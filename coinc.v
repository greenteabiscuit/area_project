==> flow/design.v <==
module coinc (ADX,DX, CLK, CLK1, CEX, CEY, CE1, CE2, BHE, BLE, TRIG, LEDP, DUMMY, WMODE, STAT,RD,WR,USBX,RXF,TXE,WAVEX,WFSTAT,ADCLK, PWDN,DFS,OVR,DACOUT,DCLK,SWIN0,SWIN1,SWIN2);
input [9:0]WAVEX;
inout [7:0] USBX;
output [19:0]ADX;
inout [15:0] DX;
input CLK, CLK1;
input [3:0]DUMMY;
input WMODE;
output CEX,CEY;  
output CE1,CE2,BHE,BLE;  
output TRIG;  
output LEDP;
output [3:0] STAT;  
output [7:0] WFSTAT;  
output RD,WR;
input RXF,TXE,OVR;
output ADCLK,PWDN,DFS;
output [9:0]DACOUT;
output DCLK;
input SWIN0,SWIN1,SWIN2;
reg wall;
reg [9:0] dacoutreg;
reg daclock;
reg [19:0] adrs;
reg [19:0] adrs1;
reg [19:0] adrsrd;
reg [23:0] sum;  
reg [23:0] wavg0;
reg [9:0] wlld;  
reg [9:0] w0,w1,w2,w3,w4,w5,w6,w7,w8,w9;
reg [7:0] translen;
reg [15:0] dix;
reg [15:0] tmp;
reg [7:0] dox;
reg [15:0] dx0,dx1,diff;
reg [7:0] cnt;  
reg [11:0] shift_cnt;  
reg [12:0] cntmask;  
reg [4:0] cntusb;
reg [17:0]adrs_cnt1;  
reg [17:0]cnt_round;
reg [19:0]cnt2;  
reg [15:0] wd;
reg [7:0] ux1;
reg [7:0] lx1,lx2,lx3,lx4;
reg [3:0] lstat;
reg [2:0] wreq;
reg [9:0] waved;  
reg ocx,ocy,xtrig,outp,wm,renewed;
reg ocr;  
reg cea,ceb,bh,bl;
reg wr0,rd0;
reg adc;
reg ledind;  
reg [7:0] adcl;
reg [12:0] timer;
reg [11:0] i;  
reg [7:0] j;  
reg [7:0] k; 
reg [1:0] even;
reg [14:0] phase;
reg [9:0] round;  
always @(posedge RD) begin
lx2 <=USBX;
end
always @(posedge CLK) begin
	if(adcl<1)begin adcl<=1;end else begin adcl<=0; end
	if(daclock<1)begin daclock<=1;end else begin daclock<=0; end
	if(adc==0 && adcl==0) begin
		w8<=w7;w7<=w6;w6<=w5;w5<=w4;w4<=w3;w3<=w2;w2<=w1;w1<=w0;
		wavg0<=( w7+ w6+ w5+ w4+ w3+ w2+ w1+ w0);
		w0<=WAVEX; 
	end
	else if(adcl==1)begin 
		adc<=1-adc;			 
	end
	if (RXF==0) begin	 
		if (cntusb==0)begin	 
			cntusb<=cntusb+1;			 
			rd0<=0;  
		end
		else if(cntusb==5)begin  
			rd0<=1; 
			cntusb<=cntusb+1;
			lx1<=USBX;  
		end
		else if(cntusb==7)begin  
			cntusb<=0; 
		end
		else begin
			cntusb<=cntusb+1;  
		end
	end  
	else if (lx1==8) begin
		lstat<=lx1;
		rd0<=1; wr0<=0;
		translen <=128; cnt<=0; cntusb<=0;
	end
	else if (lx1 ==7) begin  
		lstat<=2;
		rd0<=1; wr0<=0;
		renewed<=0;
	end  
	else if (lx1==1) begin
		rd0<=1; wr0<=0;
		cntusb<=0;
		lstat<=lx1;
		ledind<=1;  
		if (cnt==0)begin
			cnt<=cnt+1;
			adrs<=cnt2;
		end
		else if(cnt==1)begin
			cnt<=cnt+1;
			ocx<=1;ocy<=1;  
			dix<=0;
		end
		else if(cnt==2)begin
			cnt<=cnt+1;
			ocx<=1; ocy<=0; 
		end
		else if(cnt>2)begin
			cnt2<=cnt2+1;	 
			cnt<=0;
		end
		else begin
			cnt<=cnt+1;  
		end
		wlld<=540;  
	end  
	else if (lx1==2) begin
		lstat<=lx1;
		rd0<=1; wr0<=0;
		cntusb<=0;
		renewed<=0;
		adrs<=0;
		adrsrd<=0;
		adrs_cnt1<=0;
		cnt<=0;
		ocx<=0; ocy<=1;
		wd<=0;
		cea<=0; ceb<=1;
		bh<=0; bl<=0;
		sum <= 0;
		phase <= 0;
		wreq<=0;  
		ledind<=0;  
		waved<=0;  
		cntmask<=0;  
	end
	else if (lx1==4) begin
		lstat<=lx1;
		rd0<=1; wr0<=0;
		cntusb<=0;
		ocr<=1;  
		adrsrd<=0; translen<=0; adrs<=0; cnt<=0;adrs_cnt1<=0;wreq<=0;  
		cntmask<=8191;
	end
	else if(lx1==3 && wreq==0)begin	
		lstat<=lx1;
		rd0<=1; wr0<=0;
		cntusb<=0;
		ledind<=1;  
		timer<=timer+1;
		if(timer==8191)begin
			case (cnt)
				0:
					begin
						cnt <= cnt + 1;
						adrs<=adrs_cnt1;
						ocx<=1;ocy<=0;  
						tmp <= wavg0 / 8;
						waved<=w9/16;  
						cntmask<=cntmask-1;
					end
				1:
					begin
						dix<=tmp;	 
						cnt <= cnt + 1;
					end
				2:
					begin
						ocx <= 1; ocy <= 1;
						cnt <= cnt + 1;
					end
				3:  
					begin
						cnt <= cnt + 1;
					end
				4:
					begin
						cnt <= cnt + 1;
						adrs<=adrs_cnt1 + 8192;
						ocx<=1;ocy<=0;  
						dix <= tmp;
						timer<=0;
					end
				5:
					begin
						cnt <= 0;
						adrs_cnt1<=adrs_cnt1+1;
						if(adrs_cnt1>8191) begin wreq<=1; end
					end
			endcase
		end
	end
	else if (lx1==9 && wreq==0) begin
		lstat <= 7;
	end
	else if (lx1==10 && wreq==0) begin
		lstat <= 3;
	end
	else if (lx1==16 && wreq==0) begin
		lstat<=7;
		waved<=16;  
		rd0<=1; wr0<=0;
		cntusb<=0;
		ledind<=1;  
		timer<=timer+1;
		if(timer==8191)begin
         cea <= 0; ceb <= 1; bh <= 0; bl <= 0;
         if(cnt==0) begin
				adrs <= adrs_cnt1;
				cnt <= cnt + 1;
         end
			else if(cnt==1) begin
				ocx <= 0; ocy <= 1; 
				cnt <= cnt + 1;
			end
			else if(cnt==2) begin
            dx0 <= DX;           
				cnt <= cnt + 1;
			end
			else if(cnt==3) begin
				adrs <= adrs_cnt1 + 8192; 
				cnt <= cnt + 1;
				ocx <= 1; ocy <= 1;  
				dix <= dx0;          
			end
			else if(cnt==4) begin
				cnt <= cnt + 1;
				ocx<=1;ocy<=0;  
			end
			else if(cnt==6) begin
				cnt <= cnt + 1;
				ocx<=0;ocy<=1;  
			end
			else if (cnt==7) begin
				cnt <= cnt + 1;
				ocx <= 0;ocy <= 1;  
				adrs_cnt1 <= adrs_cnt1 + 1;  
				if(adrs_cnt1>8191) begin wreq<=1; end
			end
			else if (cnt == 8) begin
				cnt <= 0;
			end
			else begin
				cnt <= cnt + 1;
			end
		end
	end
	else if (lx1==18 && wreq==0) begin
		lstat<=6;
		rd0<=1; 
		cntusb<=0;
		ocx<=0; ocy<=1; 
		cntusb<=0;
		ledind<=1;  
		dacoutreg<=DX;
		waved<=DX/16;
		if(cntmask>0) begin
			adrs<=adrs_cnt1;
			adrs_cnt1<=adrs_cnt1+1;
			cntmask<=cntmask-1;
		end
	end
	else if (lx1==17 && wreq==0) begin
		cea <= 0; ceb <= 1; bh <= 0; bl <= 0;
		waved=17;  
		case(cnt)
			0:
				begin
					adrs <= adrs_cnt1;
					cnt <= cnt + 1;
				end
			1:  
				begin
					ocx <= 0; ocy <= 1;
					cnt <= cnt + 1;
				end
			2:  
				begin
					dx0 <= DX;
					cnt <= cnt + 1;
				end
			3:  
				begin
					cnt <= cnt + 1;
				end
			4:  
				begin
					adrs <= adrs_cnt1 + 8192 + phase;  
					cnt <= cnt + 1;
				end
			5:  
				begin
					ocx <= 0; ocy <= 1;
					cnt <= cnt + 1;
				end
			6:  
				begin
					dx1 <= DX;
					cnt <= cnt + 1;
				end
			7:
				begin
					diff <= (dx0 > dx1) ? (dx0 - dx1) : (dx1 - dx0);
					cnt <= cnt + 1;
				end
			8:  
				begin
					adrs <= 16384 + phase;
					cnt <= cnt + 1;
					ocx <= 1; ocy <= 1;
					sum <= sum + diff;
					dix <= sum;
				end
			9:  
				begin
					cnt <= cnt + 1;
					ocx <= 1; ocy <= 0;
				end
			10:  
				begin
					cnt <= cnt + 1;
				end
			11:  
				begin
					cnt <= cnt + 1;
					ocx <= 0; ocy <= 1;
				end
			12: 
				begin
					cnt <= cnt + 1;
					ocx <= 0; ocy <= 1;
					adrs_cnt1 <= adrs_cnt1 + 1;
				end
			13:  
				begin
					cnt <= cnt + 1;
					ocx <= 1; ocy <= 1;
				end
			14:  
				begin
					cnt <= cnt + 1;
					ocx <= 1; ocy <= 0;
				end
			15:  
				begin
					cnt <= cnt + 1;
				end
			16:  
				begin
					cnt <= cnt + 1;
					ocx <= 0; ocy <= 1;
					if (adrs_cnt1 == 8192) begin
						adrs_cnt1 <= 0;
						phase <= phase + 1;
						sum <= 0;
					end
					if (phase==1500) begin
						wreq <= 1;
					end
				end
			17: 
				begin
					cnt <= cnt + 1;
					ocx <= 0; ocy <= 1;
				end
			18:
				begin
					cnt <= 0;
				end
		endcase
	end
	else if (lx1==19 && wreq==0) begin
		adrs<=262144;  
	end
	else if (lx1==6) begin
		lstat<=lx1;
		rd0<=1; wr0<=0;
		cntusb<=0;
		ocx<=0; ocy<=1; 
		renewed <=0;
		cnt<=0;
		cea<=0; ceb<=1;
		bh<=0; bl<=0;
		wd<=0;
		wr0<=1;
		rd0<=1;
	end
	else if (lx1==5 && translen>0 && TXE==0)begin
		lstat<=lx1;
		if (cnt==0)begin
			wr0<=1;		 
			dox<=DX;
			cnt<=cnt+1;
		end
		else if(cnt==4)begin  
			wr0<=0;					 
			cnt<=cnt+1;
		end
		else if (cnt==11)begin		 
			wr0<=1;
			cnt<=cnt+1;
		end
		else if(cnt==13)begin  
			dox<=(DX>>8);
			cnt<=cnt+1;
		end
		else if(cnt==18)begin  
			wr0<=0;					 
			cnt<=cnt+1;
			end
		else if(cnt==23)begin  
			adrs<=adrs+1;
			cnt<=cnt+1; 
		end
		else if(cnt==24)begin  
			translen<=translen-2;	 
			cnt<=0; 				 
		end
		else begin
			cnt<=cnt+1;  
		end
	end
	else begin
		cntusb<=0;
		ocx<=0;ocy<=1;  
		cea<=0; ceb<=1;
		bh<=0; bl<=0;
		rd0<=1; wr0<=0;
	end
end
assign USBX = (wr0)?dox:8'bz;
assign ADX =adrs;
assign CEX = ocx;
assign CEY = ocy;  
assign TRIG = ledind;  
assign LEDP = xtrig;
assign DX = (1-ocy)?dix:16'bz;
assign CE1 = cea;
assign CE2 = ceb;
assign BHE = bh;
assign BLE = bl;
assign STAT = lstat;
assign WR = wr0;
assign RD = rd0;
assign WFSTAT =waved;
assign ADCLK =adc;
assign DACOUT= dacoutreg;
assign DCLK =daclock;
endmodule
[From RTL to reports: coinc]
Tool output for the design above, in the order of the flow.
Line numbers count from 1 in the design file above.
Operators: Yosys type, input widths -> output width; for muxes data width and select width s.
Not given: --
Design
  top module: coinc
  clock input: CLK
  library: sky130hd
  library corner: tt_025C_1v80

[Word level]
Yosys after proc, flatten, opt, wreduce and memory -nomap, before mapping. Memory bits, and registers merged into a memory's read port (data or address), are not among the register bits. Print and check cells are not counted. Equal cells are merged and count once.
Operators by class
  shifts and indexed selects: 0
  div/mod/pow operators: 0
  add/subtract/negate cells: 24
  bitwise gates (word level): 21
  multiplexer cells: 333
  equality and inequality tests: 171
  reduce/logical cells: 79
  multiply operators: 0
  order comparisons: 7
Operators by type and width (count)
  $mux 8: 68
  $mux 20: 26
  $mux 16: 28
  $mux 18: 18
  $mux 13: 15
  $mux 24: 8
  $mux 15: 9
  $mux 1: 101
  $mux 5: 18
  $eq 8x4->1 const B: 11
  $ne 3x3->1 const B: 25
  $eq 8x5->1 const B: 9
  $ne 8x8->1 const B: 9
  $ne 9x9->1 const B: 8
  $eq 8x3->1 const B: 8
  $reduce_and 20->1: 3
  $pmux 20 s3: 1
  $mux 3: 19
  $mux 4: 14
  $reduce_and 13->1: 4
  $ne 5x5->1 const B: 10
  $ne 7x7->1 const B: 7
  $pmux 24 s2: 1
  $ne 4x4->1 const B: 11
  $add 20x1->20 const B: 2
  $pmux 20 s2: 1
  $ne 6x5->1 const B: 6
  $pmux 18 s2: 1
Not listed: further kinds 89, cells in them 194.
Bit counts
  output and inout port bits: 80
  bits in latches: 0
  flip-flop bits (word level): 370
  elaborated cells: 675
  bits in writable memories: 0
  word width x clocked read ports: 0
  ROM bits: 0
  memories: 0
  input port bits: 23

[Depth]
Depth = most cells in a row (Yosys ltp): at word level without a register or memory, in the mapped netlist without a sequential cell, where the memories' decode and read muxes count.
Logic depth
  depth in word-level cells: 21
  ABC_AREA: 0
  depth in mapped cells: 18

[Synthesis result]
Source: synth_stat.txt of the flow (Yosys; design flattened, memories mapped). It holds for the ABC_AREA given above (unset counts as 0); a run with the other value may have another netlist.
Cell types
  sky130_fd_sc_hd__edfxtp_1: count 344, total area 1.03E+04 um2
  sky130_fd_sc_hd__fa_1: count 62, total area 1241.19 um2
  sky130_fd_sc_hd__ha_1: count 90, total area 1126.08 um2
  sky130_fd_sc_hd__inv_1: count 203, total area 761.981 um2
  sky130_fd_sc_hd__xnor2_1: count 82, total area 718.189 um2
  sky130_fd_sc_hd__nor2_1: count 174, total area 653.126 um2
  sky130_fd_sc_hd__nand2_1: count 173, total area 649.373 um2
  sky130_fd_sc_hd__xor2_1: count 69, total area 604.33 um2
  sky130_fd_sc_hd__a21oi_1: count 114, total area 570.547 um2
  sky130_fd_sc_hd__o21ai_0: count 94, total area 470.451 um2
  sky130_fd_sc_hd__nand3_1: count 68, total area 340.326 um2
  sky130_fd_sc_hd__and3_1: count 39, total area 243.984 um2
  sky130_fd_sc_hd__nor3_1: count 45, total area 225.216 um2
  sky130_fd_sc_hd__clkbuf_1: count 52, total area 195.187 um2
  sky130_fd_sc_hd__a31oi_1: count 24, total area 150.144 um2
  sky130_fd_sc_hd__a21o_1: count 19, total area 142.637 um2
  sky130_fd_sc_hd__nand4_1: count 21, total area 131.376 um2
  sky130_fd_sc_hd__nor2b_1: count 21, total area 131.376 um2
Other cell types: 60; their cells: 283.
Synthesis totals
  standard cells after synthesis: 1977
  cell area after synthesis: 20962.6 um2
  flip-flop cells: 348
  buffers: 74

[Worst setup path after synthesis]
Path of least setup slack by OpenSTA after synthesis, without wires, with an ideal clock, recovery checks aside; 20% of the period is set as input and as output delay. Where synthesis merged equal registers, the netlist keeps one of their names.
Path after synthesis
  path kind: flip-flop to flip-flop
  from: register adc
  to: register w0[0]
  delay of the path: 5.008 ns
  stages: 2
  launch time at the first pin: 0.000 ns
  slack: 0.372 ns
  setup time: 0.552 ns
  buffers on the path: 0
  arrival time: 4.456 ns
  required time: 4.828 ns
  period: 5.38 ns
  synthesis period reached: 5.008 ns
"delay of the path" = arrival - input delay + setup time.
"stages": output pins that drive a net of the path, with the launching flip-flop's if there is one; two outputs of one cell count as two.
"synthesis period reached" is the clock period less the worst setup slack; recovery checks do not enter. This is arithmetic on one report: input and output delays are still those of the set period (20% each).
The rows between start and end are the longest chain of elaborated cells between them; the timing report does not say that the signal goes this way. Where chains are equally long, one stands for them.
A line is the first line of the expression or statement that the cell stems from. Yosys adds cells for indexed reads and writes and turns some case tables into memories.
Between the ends, after synthesis
  path through: sky130_fd_sc_hd__edfxtp_1 -> sky130_fd_sc_hd__nor2b_1
  length of the longest elaborated chain: 2
Ends and longest elaborated chain, after synthesis
  start: declaration: RTL line 53  | reg adc;
  start: assignment: RTL line 75  | adc<=1-adc;
  $not 1->1: RTL line 69  | if(adc==0 && adcl==0) begin
  $logic_and 1x1->1: RTL line 69
  end: assignment: RTL line 72  | w0<=WAVEX;
  end: declaration: RTL line 30  | reg [9:0] w0,w1,w2,w3,w4,w5,w6,w7,w8,w9;

[Worst path after layout]
Path of least setup slack in the final report of stored run 1 (OpenROAD, finished layout, wires in). Where an end is a register, its clock arrival counts in the times.
Path after layout
  path kind: flip-flop to flip-flop
  from: register w1[3]
  to: register wavg0[12]
  period: 9.42 ns
  buffers on the path: 0
  stages: 17
  setup time: 0.27 ns
  required time: 9.74 ns
  slack: 4.81 ns
  launch time at the first pin: 0.60 ns
  arrival time: 4.93 ns
The rows between start and end are the longest chain of elaborated cells between them; the timing report does not say that the signal goes this way. Where chains are equally long, one stands for them.
Between the ends, after layout
  path through: sky130_fd_sc_hd__edfxtp_1 -> sky130_fd_sc_hd__inv_1 -> sky130_fd_sc_hd__fa_1 -> sky130_fd_sc_hd__inv_1 -> sky130_fd_sc_hd__fa_1 -> sky130_fd_sc_hd__fa_1 -> sky130_fd_sc_hd__inv_1 -> sky130_fd_sc_hd__fa_1 -> sky130_fd_sc_hd__inv_1 -> sky130_fd_sc_hd__fa_1 -> sky130_fd_sc_hd__a21o_1 -> sky130_fd_sc_hd__a21oi_1 -> sky130_fd_sc_hd__o21bai_1 -> sky130_fd_sc_hd__a21oi_1 -> sky130_fd_sc_hd__o21bai_1 -> sky130_fd_sc_hd__a21oi_1 -> sky130_fd_sc_hd__o21ai_0
  length of the longest elaborated chain: 2
Ends and longest elaborated chain, after layout
  start: declaration: RTL line 30  | reg [9:0] w0,w1,w2,w3,w4,w5,w6,w7,w8,w9;
  start: assignment: RTL line 70  | w8<=w7;w7<=w6;w6<=w5;w5<=w4;w4<=w3;w3<=w2;w2<=w1;w1<=w0;
  $add 15x10->16: RTL line 71  | wavg0<=( w7+ w6+ w5+ w4+ w3+ w2+ w1+ w0);
  $add 16x10->17: RTL line 71
  end: assignment: RTL line 71

Subject: flow runs of coinc

Hi,

Record of 2 stored runs of the RTL-to-layout flow on coinc, platform sky130hd. The runs are unordered. Constraints: input delay and output delay 20% of the set period each, output load 0.01 pF.
By "achieved clock period" is meant the clock period of the run minus its worst setup slack. This is arithmetic on one report: input and output delays are still those of the set period (20% each).
"worst setup path time": the worst setup path's part of the clock period (all of it between registers, 20% less for each end at a port) less its slack. A launch clock that arrives late makes it longer, a capture clock that arrives late makes it shorter.
"power" rests on the timing tool's default activity at the inputs, not on a simulated workload.

Stored run 1
==> flow/run.sh <==
#!/bin/bash
# the make line also repeats the synthesis and layout settings of config.mk as NAME=value (left out here)
make -C /OpenROAD-flow-scripts/flow DESIGN_CONFIG=/design/flow/config.mk WORK_HOME=/design/flow/orfs CLKGATE_MAP_FILE= finish
==> flow/config.mk <==
export PLATFORM = sky130hd
export DESIGN_NAME = coinc
export DESIGN_NICKNAME = coinc
export VERILOG_FILES = /design/flow/design.v
export SDC_FILE = /design/flow/constraint.sdc
export NUM_CORES = 4
export LEC_CHECK = 0
export CAP_MARGIN = 20
export CORE_ASPECT_RATIO = 1.55
export CORE_MARGIN = 9
export CORE_UTILIZATION = 53
export CTS_CLUSTER_DIAMETER = 26
export CTS_CLUSTER_SIZE = 54
export SETUP_SLACK_MARGIN = 0.75
export SLEW_MARGIN = 5
==> flow/constraint.sdc <==
create_clock -name core_clock -period 9.42 [get_ports {CLK}]
set_input_delay 1.8840 -clock core_clock [delete_from_list [all_inputs] [get_ports {CLK}]]
set_output_delay 1.8840 -clock core_clock [all_outputs]
set_load 0.01 [all_outputs]

==> results of stored run 1 <==
chip area after synthesis (Yosys): 20962.6 um2
die area: 47207.7 um2
standard-cell area of the final layout: 24758.7 um2
worst setup slack after layout: 4.810 ns
worst hold slack: 0.351 ns
power: 0.004366 W
achieved clock period: 4.610 ns
worst setup path time: 4.61 ns
worst setup path kind: flip-flop to flip-flop

Stored run 2
==> flow/run.sh <==
#!/bin/bash
# the make line also repeats the synthesis and layout settings of config.mk as NAME=value (left out here)
make -C /OpenROAD-flow-scripts/flow DESIGN_CONFIG=/design/flow/config.mk WORK_HOME=/design/flow/orfs CLKGATE_MAP_FILE= finish
==> flow/config.mk <==
export PLATFORM = sky130hd
export DESIGN_NAME = coinc
export DESIGN_NICKNAME = coinc
export VERILOG_FILES = /design/flow/design.v
export SDC_FILE = /design/flow/constraint.sdc
export NUM_CORES = 4
export LEC_CHECK = 0
export CAP_MARGIN = 20
export CELL_PAD_IN_SITES_DETAIL_PLACEMENT = 1
export CELL_PAD_IN_SITES_GLOBAL_PLACEMENT = 0
export CORE_MARGIN = 2
export CORE_UTILIZATION = 24
export CTS_CLUSTER_DIAMETER = 112
export CTS_CLUSTER_SIZE = 25
export HOLD_SLACK_MARGIN = -0.06
export PLACE_DENSITY_LB_ADDON = 0.0
export SLEW_MARGIN = 20
==> flow/constraint.sdc <==
create_clock -name core_clock -period 7.82 [get_ports {CLK}]
set_input_delay 1.5640 -clock core_clock [delete_from_list [all_inputs] [get_ports {CLK}]]
set_output_delay 1.5640 -clock core_clock [all_outputs]
set_load 0.01 [all_outputs]

==> results of stored run 2 <==
chip area after synthesis (Yosys): 20962.6 um2
die area: 89724.2 um2
standard-cell area of the final layout: 23870.4 um2
worst setup slack after layout: 3.150 ns
worst hold slack: 0.355 ns
power: 0.003538 W
achieved clock period: 4.670 ns
worst setup path time: 4.67 ns
worst setup path kind: flip-flop to flip-flop

Regards
